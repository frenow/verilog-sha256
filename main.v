==> flow/design.v <==
module top(input CLK, RXD, output TXD, LED0, LED1, LED2, LED3, LED4, LED5);
   reg  [0:23]  data = {8'b01100001, 8'b01100010, 8'b01100011};
   wire [0:511] msg  = {data, 1'b1, 423'b0, 64'd24};
   wire [0:255] hash;
   sha256 _sha256(.clk(CLK), .reset(1'b1), .M(msg), .hash(hash));
   wire reset = 1;
   reg  start, send;
   wire busy;
   reg  [6:0] pos;
   wire [7:0] ascii [0:15];
   wire [7:0] char = ascii[hash[(pos * 4) +: 4]];
   reg [31:0] sec_clk;
  always @(negedge reset or posedge CLK) 
  begin
   if(!reset)
	begin
	   pos   = 0;
	   send  = 0;
	   start = 0;
	   LED0  = 1;
	end
   else 
   begin
      if(busy)
         send = 0;
      if(!busy && !send && start)
         begin
            if(pos < 64)
            begin
               pos   = pos + 1;
               send  = 1;
            end
            else
                start = 0;
         end
      if(!start && sec_clk == ((20000000 * 5)))
         begin
            LED0  = ~LED0;
            pos   = 0;
            send  = 1;
            start = 1;
            sec_clk <= 0;
         end
      else
         sec_clk <= sec_clk + 1;
   end
  end
  uart_tx tx(.clk(CLK), .tx(TXD), .send(send), .data(char), .busy(busy));
   assign LED1 = 1;
   assign LED2 = 1;
   assign LED3 = 1;
   assign LED4 = 1;
   assign LED5 = 1;
   assign ascii[ 0] = 8'h30;
   assign ascii[ 1] = 8'h31;
   assign ascii[ 2] = 8'h32;
   assign ascii[ 3] = 8'h33;
   assign ascii[ 4] = 8'h34;
   assign ascii[ 5] = 8'h35;
   assign ascii[ 6] = 8'h36;
   assign ascii[ 7] = 8'h37;
   assign ascii[ 8] = 8'h38;
   assign ascii[ 9] = 8'h39;
   assign ascii[10] = 8'h61;
   assign ascii[11] = 8'h62;
   assign ascii[12] = 8'h63;
   assign ascii[13] = 8'h64;
   assign ascii[14] = 8'h65;
   assign ascii[15] = 8'h66;
endmodule
module sha256(input clk, reset, input wire [0:511] M, output wire [0:255] hash);
   genvar i;
   wire [0:31] h   [0:7];
   wire [0:31] k   [0:63];
   wire [0:31] w   [0:63];
   wire [0:31] r   [0:64][0:7];
   wire [0:31] tmp [0:64];
   generate
      for(i = 0; i < 16; i = i+1)
	assign w[i] = M[ (i*32) +: 32 ];
      for(i = 16; i < 64; i = i+1)
	assign w[i] = (((w[i-15] >> 7) | (w[i-15] << (32 - 7))) ^ ((w[i-15] >> 18) | (w[i-15] << (32 - 18))) ^ (w[i-15] >>  3)) + w[i-7] + (((w[i- 2] >> 17) | (w[i- 2] << (32 - 17))) ^ ((w[i- 2] >> 19) | (w[i- 2] << (32 - 19))) ^ (w[i- 2] >> 10)) + w[i-16];
      sha256_r4 r0(.a0(h[0]), .b0(h[1]), .c0(h[2]), .d0(h[3]),
		   .e0(h[4]), .f0(h[5]), .g0(h[6]), .h0(h[7]),
		   .k1(k[0]), .k2(k[1]), .k3(k[2]), .k4(k[3]),
		   .w1(w[0]), .w2(w[1]), .w3(w[2]), .w4(w[3]),
		   .a4(r[0][0]), .b4(r[0][1]), .c4(r[0][2]), .d4(r[0][3]),
		   .e4(r[0][4]), .f4(r[0][5]), .g4(r[0][6]), .h4(r[0][7]));
      for(i = 1; i < 16; i = i+1) 
      begin
	         sha256_r4 rI(.a0(r[i-1][0]), .b0(r[i-1][1]), .c0(r[i-1][2]), .d0(r[i-1][3]),
		      .e0(r[i-1][4]), .f0(r[i-1][5]), .g0(r[i-1][6]), .h0(r[i-1][7]),
		      .k1(k[(i*4)+0]), .k2(k[(i*4)+1]), .k3(k[(i*4)+2]), .k4(k[(i*4)+3]),
		      .w1(w[(i*4)+0]), .w2(w[(i*4)+1]), .w3(w[(i*4)+2]), .w4(w[(i*4)+3]),
		      .a4(r[i][0]), .b4(r[i][1]), .c4(r[i][2]), .d4(r[i][3]),
		      .e4(r[i][4]), .f4(r[i][5]), .g4(r[i][6]), .h4(r[i][7]));
      end
      for(i = 0; i < 8; i = i+1)
	      assign hash[ (i*32) +: 32 ] = h[i] + r[15][i];
   endgenerate
   assign h[0] = 32'h6a09e667;
   assign h[1] = 32'hbb67ae85;
   assign h[2] = 32'h3c6ef372;
   assign h[3] = 32'ha54ff53a;
   assign h[4] = 32'h510e527f;
   assign h[5] = 32'h9b05688c;
   assign h[6] = 32'h1f83d9ab;
   assign h[7] = 32'h5be0cd19;
   assign k[ 0] = 32'h428a2f98;
   assign k[ 1] = 32'h71374491;
   assign k[ 2] = 32'hb5c0fbcf;
   assign k[ 3] = 32'he9b5dba5;
   assign k[ 4] = 32'h3956c25b;
   assign k[ 5] = 32'h59f111f1;
   assign k[ 6] = 32'h923f82a4;
   assign k[ 7] = 32'hab1c5ed5;
   assign k[ 8] = 32'hd807aa98;
   assign k[ 9] = 32'h12835b01;
   assign k[10] = 32'h243185be;
   assign k[11] = 32'h550c7dc3;
   assign k[12] = 32'h72be5d74;
   assign k[13] = 32'h80deb1fe;
   assign k[14] = 32'h9bdc06a7;
   assign k[15] = 32'hc19bf174;
   assign k[16] = 32'he49b69c1;
   assign k[17] = 32'hefbe4786;
   assign k[18] = 32'h0fc19dc6;
   assign k[19] = 32'h240ca1cc;
   assign k[20] = 32'h2de92c6f;
   assign k[21] = 32'h4a7484aa;
   assign k[22] = 32'h5cb0a9dc;
   assign k[23] = 32'h76f988da;
   assign k[24] = 32'h983e5152;
   assign k[25] = 32'ha831c66d;
   assign k[26] = 32'hb00327c8;
   assign k[27] = 32'hbf597fc7;
   assign k[28] = 32'hc6e00bf3;
   assign k[29] = 32'hd5a79147;
   assign k[30] = 32'h06ca6351;
   assign k[31] = 32'h14292967;
   assign k[32] = 32'h27b70a85;
   assign k[33] = 32'h2e1b2138;
   assign k[34] = 32'h4d2c6dfc;
   assign k[35] = 32'h53380d13;
   assign k[36] = 32'h650a7354;
   assign k[37] = 32'h766a0abb;
   assign k[38] = 32'h81c2c92e;
   assign k[39] = 32'h92722c85;
   assign k[40] = 32'ha2bfe8a1;
   assign k[41] = 32'ha81a664b;
   assign k[42] = 32'hc24b8b70;
   assign k[43] = 32'hc76c51a3;
   assign k[44] = 32'hd192e819;
   assign k[45] = 32'hd6990624;
   assign k[46] = 32'hf40e3585;
   assign k[47] = 32'h106aa070;
   assign k[48] = 32'h19a4c116;
   assign k[49] = 32'h1e376c08;
   assign k[50] = 32'h2748774c;
   assign k[51] = 32'h34b0bcb5;
   assign k[52] = 32'h391c0cb3;
   assign k[53] = 32'h4ed8aa4a;
   assign k[54] = 32'h5b9cca4f;
   assign k[55] = 32'h682e6ff3;
   assign k[56] = 32'h748f82ee;
   assign k[57] = 32'h78a5636f;
   assign k[58] = 32'h84c87814;
   assign k[59] = 32'h8cc70208;
   assign k[60] = 32'h90befffa;
   assign k[61] = 32'ha4506ceb;
   assign k[62] = 32'hbef9a3f7;
   assign k[63] = 32'hc67178f2;
endmodule
module sha256_r4
  (input  wire [0:31] a0, b0, c0, d0, e0, f0, g0, h0,
   input  wire [0:31] k1, k2, k3, k4, w1, w2, w3, w4,
   output wire [0:31] a4, b4, c4, d4, e4, f4, g4, h4);
   wire [0:31] tmp1 = h0 + k1 + w1 + ((e0 & f0) ^ ((~e0) & g0)) + (((e0 >> 6) | (e0 << (32 - 6))) ^ ((e0 >> 11) | (e0 << (32 - 11))) ^ ((e0 >> 25) | (e0 << (32 - 25))));
   wire [0:31] a1 = tmp1 + ((a0 & b0) ^ (a0 & c0) ^ (b0 & c0)) + (((a0 >> 2) | (a0 << (32 - 2))) ^ ((a0 >> 13) | (a0 << (32 - 13))) ^ ((a0 >> 22) | (a0 << (32 - 22))));
   wire [0:31] e1 = tmp1 + d0;
   wire [0:31] tmp2 = g0 + k2 + w2 + ((e1 & e0) ^ ((~e1) & f0)) + (((e1 >> 6) | (e1 << (32 - 6))) ^ ((e1 >> 11) | (e1 << (32 - 11))) ^ ((e1 >> 25) | (e1 << (32 - 25))));
   wire [0:31] a2 = tmp2 + ((a1 & a0) ^ (a1 & b0) ^ (a0 & b0)) + (((a1 >> 2) | (a1 << (32 - 2))) ^ ((a1 >> 13) | (a1 << (32 - 13))) ^ ((a1 >> 22) | (a1 << (32 - 22))));
   wire [0:31] e2 = tmp2 + c0;
   wire [0:31] tmp3 = f0 + k3 + w3 + ((e2 & e1) ^ ((~e2) & e0)) + (((e2 >> 6) | (e2 << (32 - 6))) ^ ((e2 >> 11) | (e2 << (32 - 11))) ^ ((e2 >> 25) | (e2 << (32 - 25))));
   wire [0:31] a3 = tmp3 + ((a2 & a1) ^ (a2 & a0) ^ (a1 & a0)) + (((a2 >> 2) | (a2 << (32 - 2))) ^ ((a2 >> 13) | (a2 << (32 - 13))) ^ ((a2 >> 22) | (a2 << (32 - 22))));
   wire [0:31] e3 = tmp3 + b0;
   wire [0:31] tmp4 = e0 + k4 + w4 + ((e3 & e2) ^ ((~e3) & e1)) + (((e3 >> 6) | (e3 << (32 - 6))) ^ ((e3 >> 11) | (e3 << (32 - 11))) ^ ((e3 >> 25) | (e3 << (32 - 25))));
   assign a4 = tmp4 + ((a3 & a2) ^ (a3 & a1) ^ (a2 & a1)) + (((a3 >> 2) | (a3 << (32 - 2))) ^ ((a3 >> 13) | (a3 << (32 - 13))) ^ ((a3 >> 22) | (a3 << (32 - 22))));
   assign b4 = a3;
   assign c4 = a2;
   assign d4 = a1;
   assign e4 = a0 + tmp4;
   assign f4 = e3;
   assign g4 = e2;
   assign h4 = e1;
endmodule
`timescale 1ns / 1ps
module uart_tx
  #(parameter CLKFREQ=27000000, BAUD=115200)
   (
    input wire 	      clk,
    input wire 	      send,
    input wire [7:0]    data,
    output reg 	      tx,
    output wire         busy
    );
   initial tx <= 1'b1;
   reg [24:0] clk_count = 7'b0;
   always @(posedge clk)
     clk_count <= (baud_clk)? 0 : clk_count + 1;
   wire baud_clk = ((clk_count +1) == (CLKFREQ/BAUD));
   reg [9:0]   buff = 10'b1111111111;
   reg [3:0]   len = 0;
   assign busy = (len < 10);
   always @(posedge clk)
     begin
	if (!busy && send) 
   begin
	   buff <= { 1'b1, data[7:0], 1'b0 };
	   len = 4'd0;
	   tx <= 1;
	end
	else if (busy && baud_clk) 
   begin
	   tx <= buff[len];
	   len = len + 1;
	end
     end
endmodule
module uart_rx
  #(parameter CLKFREQ=27000000, BAUD=115200)
   (
    input 	         clk,
    input 	         rx,
    output 	         ready,
    output reg [7:0] data
    );
   initial data <= 8'b0;
   reg [6:0] clk_count = 7'b0;
   always @(posedge clk)
     if (frame)  clk_count <= (baud_clk0) ? 0 : clk_count + 1;
     else        clk_count <= 0;
   wire      baud_clk0 = ((clk_count +1) == (CLKFREQ/BAUD));
   wire      baud_clk1 = ((clk_count +1) == (CLKFREQ/BAUD)/2);
   reg [3:0] i = 4'hf;
   assign    ready = ((i == 4'd8) && rx);
   wire      frame = (i <= 8 || i == 4'hf);
   wire      reset = (!rx && !frame);
   always @(posedge reset or posedge baud_clk1)
     begin
      if (reset) 
      begin
         i <= 4'hf;
         data <= 8'd0;
      end else 
      begin
         if(frame) 
         begin
            if (i < 8)
               data[i] <= rx;
            i <= i + 1;
         end
      end
     end
endmodule
* Reports on top
The steps from the RTL of top to its reports follow in flow order.
Lines are those of the file above, counted from 1.
Operators: Yosys type, input widths -> output width; for muxes data width and select width s.
Not given: -
- Design top :: top
- Clock :: CLK
- Standard-cell library :: sky130hd
- Corner :: tt_025C_1v80

* Word-level counts
Yosys after proc, flatten, opt, wreduce and memory -nomap, before mapping. Memory bits, and registers merged into a memory's read port (data or address), are not among the register bits. Print and check cells are not counted. Equal cells are merged and count once.
- Add/subtract/negate cells :: 5
- $lt $le $gt $ge :: 2
- Equal/unequal tests :: 17
- Shift operators :: 2
- Mux-type cells :: 6
- Bitwise operators :: 1
- Reductions and logical operators :: 10
** Operator list (number)
- $shiftx 256x10->4 const A :: 1
- $pmux 8 s16 :: 1
- $add 32x1->32 const B :: 1
- $eq 32x27->1 const B :: 1
- $eq 32x8->1 const B :: 1
- $eq 4x4->1 const B :: 8
- $add 25x1->26 const B :: 1
- $eq 4x3->1 const B :: 4
- $shiftx 10x4->1 :: 1
- $sub 8x9->10 const A :: 1
- $eq 4x2->1 const B :: 2
- $add 7x1->7 const B :: 1
- $lt 7x7->1 const B :: 1
- $logic_and 1x1->1 :: 5
- $mux 1 :: 5
- $add 4x1->4 const B :: 1
- $eq 4x1->1 const B :: 1
- $lt 4x4->1 const B :: 1
- $logic_not 4->1 :: 1
- $logic_not 1->1 :: 3
- $reduce_and 2->1 :: 1
- $not 1->1 :: 1
- Register bits after elaboration :: 81

* Longest topological paths
Longest topological path by Yosys (ltp), each cell counted once; first at word level (registers and memories cut), then after technology mapping (sequential cells cut; the memories' decode and read muxes count).
- Depth after elaboration :: 8
- ABC_AREA :: 0
- Depth in mapped cells :: 10

* Netlist
The flow's flattened synthesis, as Yosys stat reports it; memories are mapped. The netlist is that of the ABC_AREA named above (0 if unset); the other value can give another one.
** Cell types
- sky130_fd_sc_hd__dfxtp_1 :: number 71, total area 1.42E+03 µm²
- sky130_fd_sc_hd__xnor2_1 :: number 35, total area 306.544 µm²
- sky130_fd_sc_hd__edfxtp_1 :: number 8, total area 240.23 µm²
- sky130_fd_sc_hd__nor2_1 :: number 59, total area 221.462 µm²
- sky130_fd_sc_hd__xor2_1 :: number 24, total area 210.202 µm²
- sky130_fd_sc_hd__nand2_1 :: number 45, total area 168.912 µm²
- sky130_fd_sc_hd__nand3_1 :: number 27, total area 135.13 µm²
- sky130_fd_sc_hd__nand4_1 :: number 16, total area 100.096 µm²
- sky130_fd_sc_hd__o21ai_0 :: number 19, total area 95.091 µm²
- sky130_fd_sc_hd__clkbuf_1 :: number 20, total area 75.072 µm²
- sky130_fd_sc_hd__ha_1 :: number 6, total area 75.072 µm²
- sky130_fd_sc_hd__and2_1 :: number 11, total area 68.816 µm²
- sky130_fd_sc_hd__a21oi_1 :: number 13, total area 65.062 µm²
- sky130_fd_sc_hd__nor4b_1 :: number 7, total area 61.309 µm²
- sky130_fd_sc_hd__mux2i_1 :: number 6, total area 60.058 µm²
- sky130_fd_sc_hd__nor2b_1 :: number 9, total area 56.304 µm²
- sky130_fd_sc_hd__or3_1 :: number 9, total area 56.304 µm²
- sky130_fd_sc_hd__inv_1 :: number 14, total area 52.55 µm²
Not listed: further types 39, cells in them 104.
- Cells in the netlist :: 503
- Synthesis area :: 4229.1 µm²
- Flip-flops :: 79
- Buffers :: 32
By module: a second synthesis without flattening, with its own total; a netlist apart from the flattened one above.
- Cell total of the unflattened synthesis :: 95356
- Area total of the unflattened synthesis :: 799005.1 µm²
Each row is one instance without its submodules.
** By module
- sha256_r4 :: instances 16, cells 4550, area 37468.4 µm²
- sha256 :: instances 1, cells 21854, area 192527.1 µm²
- top :: instances 1, cells 517, area 5109.9 µm²
- uart_tx :: instances 1, cells 185, area 1873.0 µm²

* Worst setup path after synthesis
Path of least setup slack by OpenSTA after synthesis, without wires, with an ideal clock, recovery checks aside; 20% of the period is set as input and as output delay. Where synthesis merged equal registers, the netlist keeps one of their names.
- Path type :: reg-to-reg
- Start :: reg tx.clk_count[0]
- End :: reg tx.len[2]
- Clock period :: 4.31 ns
- Time at the first pin :: 0.000 ns
- Arrival time :: 2.613 ns
- Setup slack :: 1.566 ns
- Delay of the path :: 2.744 ns
- Stages :: 10
- Period reached after synthesis :: 2.744 ns
"delay of the path" is the arrival time less input delay plus setup time.
"stages": output pins that drive a net of the path, with the launching flip-flop's if there is one; two outputs of one cell count as two.
"period reached after synthesis" = period - worst setup slack (recovery checks aside). The figure is calculated, with input and output delays left at 20% of the set period.
The rows between start and end are the longest chain of elaborated cells between them; the timing report does not say that the signal goes this way. Where chains are equally long, one stands for them.
A line is the first line of the expression or statement that the cell stems from. Yosys adds cells for indexed reads and writes and turns some case tables into memories.
- Cell sequence :: sky130_fd_sc_hd__dfxtp_1 sky130_fd_sc_hd__ha_1 sky130_fd_sc_hd__nand4_1 sky130_fd_sc_hd__nor4_1 sky130_fd_sc_hd__nand4_1 sky130_fd_sc_hd__a2111oi_0 sky130_fd_sc_hd__nand4_2 sky130_fd_sc_hd__clkbuf_1 sky130_fd_sc_hd__o211ai_1 sky130_fd_sc_hd__o211ai_1
- Cells in the longest elaborated chain :: 3
** RTL lines, path post-synthesis
- from (decl) :: RTL line 208 : reg [24:0] clk_count = 7'b0;
- from (assign) :: RTL line 210 : clk_count <= (baud_clk)? 0 : clk_count + 1;
- $add 25x1->26 :: RTL line 211 : wire baud_clk = ((clk_count +1) == (CLKFREQ/BAUD));
- $eq 32x8->1 :: RTL line 211
- $logic_and 1x1->1 :: RTL line 223 : else if (busy && baud_clk)
- to (assign) :: RTL line 220 : len = 4'd0;
- to (assign) :: RTL line 226 : len = len + 1;
- to (decl) :: RTL line 213 : reg [3:0]   len = 0;

* Path in the finished layout
From the final timing report of entry A: the path of least setup slack in the routed layout; clock arrival at registers is part of the times.
- Path type :: reg-to-reg
- Start :: reg tx.clk_count[0]
- End :: reg tx.len[1]
- Clock period :: 2.94 ns
- Time at the first pin :: 0.36 ns
- Arrival time :: 2.81 ns
- Setup slack :: 0.42 ns
- Stages :: 11
The rows between start and end are the longest chain of elaborated cells between them; the timing report does not say that the signal goes this way. Where chains are equally long, one stands for them.
- Cell sequence :: sky130_fd_sc_hd__dfxtp_4 sky130_fd_sc_hd__ha_4 sky130_fd_sc_hd__nand4_1 sky130_fd_sc_hd__buf_4 sky130_fd_sc_hd__nor4_1 sky130_fd_sc_hd__buf_4 sky130_fd_sc_hd__mux2i_1 sky130_fd_sc_hd__a211oi_2 sky130_fd_sc_hd__nand4_4 sky130_fd_sc_hd__or4_1 sky130_fd_sc_hd__nand3_1
- Cells in the longest elaborated chain :: 3
** RTL lines, path post-layout
- from (decl) :: RTL line 208 : reg [24:0] clk_count = 7'b0;
- from (assign) :: RTL line 210 : clk_count <= (baud_clk)? 0 : clk_count + 1;
- $add 25x1->26 :: RTL line 211 : wire baud_clk = ((clk_count +1) == (CLKFREQ/BAUD));
- $eq 32x8->1 :: RTL line 211
- $logic_and 1x1->1 :: RTL line 223 : else if (busy && baud_clk)
- to (assign) :: RTL line 220 : len = 4'd0;
- to (assign) :: RTL line 226 : len = len + 1;
- to (decl) :: RTL line 213 : reg [3:0]   len = 0;

# Flow runs of top

Design top on sky130hd. What follows are 2 stored runs of the flow, each under its own settings; their order means nothing. The constraints put input and output delay at 20% of the set period each and load the outputs with 0.01 pF.
"reached clock period" is the run's clock period less its worst setup slack. It is reckoned from that one timing run; input and output delays stay at 20% of the period that was set.
"allowed time less slack (worst setup path)" means the part of the period allowed to the worst setup path (the constraints hold back 20% at inputs and 20% at outputs) less its slack; where the path has registers, the arrival times of their clocks count too.
"total design power": no workload was simulated; the value follows from the tool's default switching activity.

** Entry A
- Settings :: period_ns=2.94; CORE_UTILIZATION=51; SETUP_SLACK_MARGIN=0.64; PLACE_DENSITY_LB_ADDON=0.2; GPL_TIMING_DRIVEN=1; CTS_CLUSTER_DIAMETER=349; CAP_MARGIN=30; MAX_ROUTING_LAYER=met5; CORE_MARGIN=2; SLEW_MARGIN=20
- Utilization in the final report :: 0.604
- Reached clock period :: 2.520 ns
- Total design power :: 2038 µW
- Worst setup slack after layout :: 0.420 ns
- Overall die area :: 9036.4 µm²
- Area of the synthesized netlist :: 4229.1 µm²
- Allowed time less slack (worst setup path) :: 2.52 ns
- Type of the worst setup path :: reg-to-reg
- Standard-cell area after layout :: 4916.0 µm²
- Summed negative setup slack :: 0.000 ns
- Lowest hold slack :: 0.462 ns

** Entry B
- Settings :: period_ns=2.0; CORE_UTILIZATION=49; PLACE_DENSITY_LB_ADDON=0.28; CORE_MARGIN=10; CELL_PAD_IN_SITES_DETAIL_PLACEMENT=0; ABC_AREA=1; SLEW_MARGIN=25; MIN_ROUTING_LAYER=met2; MAX_ROUTING_LAYER=met5; CAP_MARGIN=20
- Utilization in the final report :: 0.654
- Reached clock period :: 2.085 ns
- Total design power :: 2790 µW
- Worst setup slack after layout :: -0.085 ns
- Overall die area :: 14410.8 µm²
- Area of the synthesized netlist :: 4904.7 µm²
- Allowed time less slack (worst setup path) :: 2.09 ns
- Type of the worst setup path :: reg-to-reg
- Standard-cell area after layout :: 6391.1 µm²
- Summed negative setup slack :: -0.453 ns
- Lowest hold slack :: 0.481 ns
